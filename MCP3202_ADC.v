==> flow/design.v <==
module mcp3202_slave(spi_clk,cs,din,dout);
  input spi_clk,cs,din;
  output reg dout;
  bit [4:0] count;  
  bit sgl_diff,odd_sign,msbf;
  reg [11:0] adc_data = 12'haaf;  
  typedef enum bit[1:0] {IDLE, CONFIG, SEND} fsm;
  fsm state;
  always @(negedge spi_clk) begin
    case(state) 
      IDLE: begin
        if(cs == 0 && count ==0) begin
          state <= CONFIG;
          count <= count + 1;
        end
        else
          state <= IDLE;
      end
      CONFIG: begin
        if(count == 5'd1) 
          sgl_diff <= din;
        else if(count == 5'd2) 
          odd_sign <= din;
        else if(count == 5'd3)
          msbf <= din;
        else begin
          state <= SEND;
          dout <= 0;
        end
        count <= count + 1;
      end
      SEND: begin
        if(count < 5'd17) begin  
          dout <= adc_data[11-(count-5)];
          state <= SEND;
          count <= count + 1;
        end
        else if(msbf == 0 && count > 5'd16 && count <5'd28) begin  
          dout <= adc_data[count-16];
           state <= SEND;
           count <= count + 1;
        end
        else begin
          state <= IDLE;
          count <= 0;
        end
      end
    endcase
  end
endmodule
# Step by step through the tools: mcp3202_slave
# The steps from the RTL of mcp3202_slave to its reports follow in flow order.
# Lines are those of the file above, counted from 1.
# Cell names lack the library's common part.
design:
  design: "mcp3202_slave"
  clock: "spi_clk"
  library: "sky130hd"
  lib_corner: "tt_025C_1v80"

# Word-level counts
# Yosys after proc, flatten, opt, wreduce and memory -nomap, before mapping. Memory bits, and registers merged into a memory's read port (data or address), are not among the register bits. Print and check cells are not counted. Equal cells are merged and count once.
word_totals:
  register_bits: 9
  in_bits: 3
  out_inout_bits: 1
  wordCells: 55
op_classes:
  addsub: 4
  cmp: 3
  eq_ne: 10
  shifts: 2
  n_mux: 17
  n_logic: 4
  reduce_and_logical: 11
op_table:
  columns: ["op", "count"]
  rows:
  - ["parallel mux 5 bit (select 3 bit)", 1]
  - ["2-to-1 mux 5 bit", 3]
  - ["variable part select 12 x 6 -> 1 bit (first input constant)", 1]
  - ["variable part select 12 x 7 -> 1 bit (first input constant)", 1]
  - ["== test 5 x 2 -> 1 bit (second input constant)", 2]
  - ["< comparator 5 bit (second input constant)", 2]
  - ["2-to-1 mux 2 bit", 5]
  - ["inequality test 2 bit (second input constant)", 4]
  - ["AND reduction 4 bit", 2]
  - ["subtractor 5 x 6 -> 7 bit (first input constant)", 1]
  - ["subtractor 5 x 3 -> 6 bit (second input constant)", 1]
  - ["subtractor 5 x 5 -> 6 bit (second input constant)", 1]
  - ["parallel mux 2 bit (select 3 bit)", 1]
  - ["2-to-1 mux 1 bit", 6]
  - ["adder 5 x 1 -> 5 bit (second input constant)", 1]
  - ["== test 5 x 1 -> 1 bit (second input constant)", 1]
  - ["> comparator 5 bit (second input constant)", 1]
  - ["zero test 5 bit", 1]
  - ["AND reduction 5 bit", 1]
  - ["inverter 1 bit", 4]
  - ["logical AND 1 bit", 3]
  - ["inequality test 3 bit (second input constant)", 1]
  - ["nonzero test 3 bit", 1]
  - ["== test 2 x 1 -> 1 bit (second input constant)", 1]
  - ["== test 2 bit (second input constant)", 1]
  - ["zero test 2 bit", 1]
  - ["AND reduction 2 bit", 1]
  - ["nonzero test 2 bit", 1]
  - ["parallel mux 1 bit (select 2 bit)", 1]

# Depth
# Longest topological path by Yosys (ltp), each cell counted once; first at word level (registers and memories cut), then after technology mapping (sequential cells cut; the memories' decode and read muxes count).
depth:
  word_depth: 6
  ABC_AREA: 0
  ltp_mapped: 9
  ltp_nobuf: 8

# After synthesis
# The flow's flattened synthesis, as Yosys stat reports it; memories are mapped. The netlist is that of the ABC_AREA named above (0 if unset); the other value can give another one.
# Totals and module areas in this step are rounded.
synth_totals:
  mapped_cells: 73
  mapped_area_um2: 718
  sequential_area_um2: 270
  flip_flops: 10
  n_buf: 5
by_type:
  columns: ["type", "count", "type_area_um2"]
  rows:
  - ["edfxtp_1", 7, 210.202]
  - ["ha_1", 6, 75.072]
  - ["dfxtp_1", 3, 60.058]
  - ["xor2_1", 4, 35.034]
  - ["nand2b_1", 5, 31.28]
  - ["nor2_1", 7, 26.275]
  - ["buf_6", 2, 22.522]
  - ["inv_1", 5, 18.768]
  - ["o31a_1", 2, 17.517]
  - ["xnor2_1", 2, 17.517]
  - ["o21ai_0", 3, 15.014]
  - ["a211oi_2", 1, 12.512]
  - ["nor2b_1", 2, 12.512]
  - ["or4_4", 1, 11.261]
  - ["a21oi_1", 2, 10.01]
  - ["a32o_1", 1, 10.01]
  - ["buf_2", 2, 10.01]
  - ["maj3_1", 1, 10.01]
# Other cell types: 16; their cells: 17.

# Settings of 2 stored flow runs for module mcp3202_slave (sky130hd), not sorted in any way. The constraints put input and output delay at 20% of the set period each and load the outputs with 0.01 pF.
runs:
  - name: "flow run 1"
    settings:
      period_ns: 4.92
      CORE_UTILIZATION: 56
      SETUP_SLACK_MARGIN: 0.02
      PLACE_DENSITY_LB_ADDON: 0.09
      HOLD_SLACK_MARGIN: 0.02
      CORE_ASPECT_RATIO: 0.54
      CORE_MARGIN: 6
      CAP_MARGIN: 20
      SLEW_MARGIN: 20
    outcome: "incomplete, floorplanning halted on PDN-0185"
  - name: "flow run 2"
    settings:
      period_ns: 6.06
      CORE_UTILIZATION: 65
      CELL_PAD_IN_SITES_DETAIL_PLACEMENT: 1
      GPL_ROUTABILITY_DRIVEN: 0
      CTS_CLUSTER_DIAMETER: 128
      CAP_MARGIN: 20
      MIN_ROUTING_LAYER: "met2"
      CORE_MARGIN: 2
      SLEW_MARGIN: 20
    outcome: "incomplete, clock tree synthesis halted on DPL-0033"
